==> flow/design.v <==
`timescale 1ns / 1ps
module rpm_detection(
    input               clk, reset,  
    input               sensA,       
    output reg [31:0]   rpm_out      
    );
    parameter   sample_time    = 32'h5F5E100;     
    reg[31:0]   time_reference;  
    reg[31:0]   enc_ticks;       
    reg         sensA_d;         
    reg         interlock;
    initial 
    begin
        time_reference  = 0;     
        enc_ticks       = 0;
        rpm_out         = 0;
        interlock       = 1;
    end
    always@(posedge clk)    
    begin    
        if(~reset)   
            begin
                time_reference  <= 0;    
                enc_ticks       <= 0;
                rpm_out         <= 0;
                interlock       <= 1;
            end
        else         
            begin
            sensA_d = sensA;
            if(time_reference >= sample_time)          
                begin
                    rpm_out <= enc_ticks[31:0];     
                    time_reference <= 0;     
                    enc_ticks <= 0;            
                end
            else
                begin
                    time_reference <= time_reference + 1;    
                    if(sensA_d == 1 && interlock == 0)     
                        begin
                            enc_ticks <= enc_ticks + 1;  
                            interlock <= 1;
                        end
                    else if(sensA_d == 0 && interlock == 1)     
                        begin
                            interlock <= 0;
                        end
                end
            end
    end
endmodule
**Step by step through the tools: rpm_detection**

The steps from the RTL of rpm_detection to its reports follow in flow order.
Lines are those of the file above, counted from 1.
A cell with -- has no value.

- Design top: rpm_detection
- Clock: clk
- Standard-cell library: sky130hd
- Library corner: tt_025C_1v80

**After elaboration**

Source: Yosys, flattened and elaborated, memories not mapped. Widths are those after wreduce. Registers that Yosys merges into a memory's read port (data or address) are not register bits. Print and check cells do not count. Equal cells are merged and count once.

- Word-level cells: 18
- Input bits: 3
- Bits in registers: 97
- Output and inout bits: 32

- $add $sub $neg: 2
- Bitwise logic cells: 4
- Reduce/logical cells: 5
- Multiplexer cells: 2
- Order comparisons: 1

Operators with widths:

| kind | number |
|---|---|
| adder 32 x 1 -> 32 bit with constant B | 2 |
| greater-or-equal comparator 32 x 27 -> 1 bit with constant B | 1 |
| inverter 1 bit | 4 |
| logical AND 1 bit | 2 |
| AND reduction 2 bit | 1 |
| nonzero test 2 bit | 1 |
| OR reduction 2 bit | 1 |
| 2-to-1 mux 1 bit | 2 |

**Longest topological paths**

Yosys ltp: most cells in a row. Word level: on the elaborated netlist, between registers, memories and ports. Mapped: between sequential cells and ports; inverters and the memories' decode and read muxes count.

- Word-level depth: 4
- ABC_AREA: 0
- Mapped depth: 8
- Mapped depth without buffers: 7

**Mapped cells and area**

Source: synth_stat.txt of the flow (Yosys; design flattened, memories mapped). It holds for the ABC_AREA given above (unset counts as 0); a run with the other value may have another netlist.

Cell types:

| cell type | number |
|---|---|
| sky130_fd_sc_hd__dfxtp_1 | 97 |
| sky130_fd_sc_hd__nand3_1 | 56 |
| sky130_fd_sc_hd__xnor2_1 | 31 |
| sky130_fd_sc_hd__nor2_1 | 63 |
| sky130_fd_sc_hd__xor2_1 | 24 |
| sky130_fd_sc_hd__nand2_1 | 52 |
| sky130_fd_sc_hd__o21ai_0 | 22 |
| sky130_fd_sc_hd__nor4_2 | 8 |
| sky130_fd_sc_hd__nand4_1 | 11 |
| sky130_fd_sc_hd__and4_1 | 7 |
| sky130_fd_sc_hd__nor3_1 | 12 |
| sky130_fd_sc_hd__o21ai_1 | 12 |
| sky130_fd_sc_hd__clkbuf_1 | 15 |
| sky130_fd_sc_hd__ha_1 | 4 |
| sky130_fd_sc_hd__inv_1 | 11 |
| sky130_fd_sc_hd__buf_1 | 7 |
| sky130_fd_sc_hd__nand4_2 | 2 |
| sky130_fd_sc_hd__nor2_2 | 4 |

Other cell types: 18; their cells: 27.

- Flip-flop cells: 97
- Mapped cells: 465
- Sequential part of the area: 1,941.9 um2
- Chip area (Yosys): 4,031.4 um2

**Worst setup path after synthesis**

Path of least setup slack by OpenSTA after synthesis, without wires, with an ideal clock, recovery checks aside; 20% of the period is set as input and as output delay. Where synthesis merged equal registers, the netlist keeps one of their names.

- Path type: in2reg
- From: input sensA
- To: register enc_ticks[19]
- Arrival: 1.759 ns
- Setup time: 0.128 ns
- External input delay: 0.568 ns
- Clock period: 2.84 ns
- Stages: 7
- Path buffers: 1
- Delay of the path: 1.319 ns
- Launch time at the first pin: 0.568 ns
- Slack: 0.953 ns
- Period reached after synthesis: 1.887 ns

"delay of the path" = arrival - input delay + setup time.
"stages": output pins that drive a net of the path, with the launching flip-flop's if there is one; two outputs of one cell count as two.
"period reached after synthesis" is the clock period less the worst setup slack; recovery checks do not enter. This is arithmetic on one report: input and output delays are still those of the set period (20% each).
Between the ends stands the longest chain of elaborated cells between them, by number of cells; it is not shown to be the way that was timed. Of several equally long chains one is given.
A line is the first line of the expression or statement that the cell stems from. Yosys adds cells for indexed reads and writes and turns some case tables into memories.
At most two assigning lines are given for a register; there are more.

- Cell sequence: sky130_fd_sc_hd__ha_1 > sky130_fd_sc_hd__and4_1 > sky130_fd_sc_hd__clkbuf_1 > sky130_fd_sc_hd__and4bb_2 > sky130_fd_sc_hd__nand4_1 > sky130_fd_sc_hd__xor2_1 > sky130_fd_sc_hd__nor2_1
- Length of the longest elaborated chain: 1
- Elaborated cells between the ends (all ways): 1

Ends and longest elaborated chain, after synthesis:

| what | line | RTL |
|---|---|---|
| from (decl) | 4 | `input               sensA,` |
| logical AND 1 bit | 40 | `if(sensA_d == 1 && interlock == 0)` |
| to (assign) | 35 | `enc_ticks <= 0;` |
| to (assign) | 42 | `enc_ticks <= enc_ticks + 1;` |
| to (decl) | 9 | `reg[31:0]   enc_ticks;` |

**Path in the finished layout**

From the final timing report of run 1: the path of least setup slack in the routed layout; clock arrival at registers is part of the times.

- Path type: reg2reg
- From: register time_reference[25]
- To: register rpm_out[25]
- Launch time at the first pin: 0.35 ns
- Path buffers: 4
- Slack: -0.30 ns
- Arrival: 2.08 ns
- Clock period: 1.53 ns
- Stages: 10
- Setup time: 0.10 ns

Between the ends stands the longest chain of elaborated cells between them, by number of cells; it is not shown to be the way that was timed. Of several equally long chains one is given.
At most two assigning lines are given for a register; there are more.

- Cell sequence: sky130_fd_sc_hd__dfxtp_4 > sky130_fd_sc_hd__a221oi_4 > sky130_fd_sc_hd__nand3_1 > sky130_fd_sc_hd__o22a_2 > sky130_fd_sc_hd__buf_6 > sky130_fd_sc_hd__buf_12 > sky130_fd_sc_hd__buf_12 > sky130_fd_sc_hd__buf_16 > sky130_fd_sc_hd__nand3_2 > sky130_fd_sc_hd__o21ai_2
- Length of the longest elaborated chain: 1
- Elaborated cells between the ends (all ways): 1

Ends and longest elaborated chain, after layout:

| what | line | RTL |
|---|---|---|
| from (decl) | 8 | `reg[31:0]   time_reference;` |
| from (assign) | 23 | `time_reference  <= 0;` |
| from (assign) | 39 | `time_reference <= time_reference + 1;` |
| greater-or-equal comparator 32 x 27 -> 1 bit | 31 | `if(time_reference >= sample_time)` |
| to (assign) | 25 | `rpm_out         <= 0;` |
| to (assign) | 33 | `rpm_out <= enc_ticks[31:0];` |
| to (decl) | 5 | `output reg [31:0]   rpm_out` |

Measured results for rpm_detection: 2 stored runs of the Yosys and OpenROAD flow on sky130hd. The settings differ; the order carries no meaning. The constraints put input and output delay at 20% of the set period each and load the outputs with 0.01 pF.
"reached clock period": clock period set for the run, less the worst setup slack. It is reckoned from that one timing run; input and output delays stay at 20% of the period that was set.
"allowed time less slack (worst setup path)": the worst setup path's part of the clock period (all of it between registers, 20% less for each end at a port) less its slack. A launch clock that arrives late makes it longer, a capture clock that arrives late makes it shorter.
"power" is the tool's figure for a default switching activity; nothing was simulated.

### Run 1

Settings: `period_ns=1.53`, `CORE_UTILIZATION=26`, `PLACE_DENSITY_LB_ADDON=0.29`, `CELL_PAD_IN_SITES_GLOBAL_PLACEMENT=3`, `CELL_PAD_IN_SITES_DETAIL_PLACEMENT=2`, `TNS_END_PERCENT=25`, `GPL_TIMING_DRIVEN=0`, `GPL_ROUTABILITY_DRIVEN=0`, `CTS_CLUSTER_SIZE=59`, `CAP_MARGIN=10`, `MIN_ROUTING_LAYER=met2`, `CORE_MARGIN=2`, `SLEW_MARGIN=20`

- Reached clock period: 1.835 ns
- Post-route utilization: 39.4%
- Die size: 16,517.4 um2
- Power: 4.751 mW
- Cell area after synthesis: 4,031.4 um2
- Allowed time less slack (worst setup path): 1.83 ns
- Critical path type: reg2reg
- Smallest setup slack: -0.305 ns

### Run 2

Settings: `period_ns=2.07`, `CORE_UTILIZATION=35`, `CAP_MARGIN=20`, `CORE_MARGIN=2`, `SLEW_MARGIN=20`

- Reached clock period: 1.847 ns
- Post-route utilization: 43.5%
- Die size: 12,392.1 um2
- Power: 3.628 mW
- Cell area after synthesis: 4,031.4 um2
- Allowed time less slack (worst setup path): 1.85 ns
- Critical path type: reg2reg
- Smallest setup slack: 0.223 ns
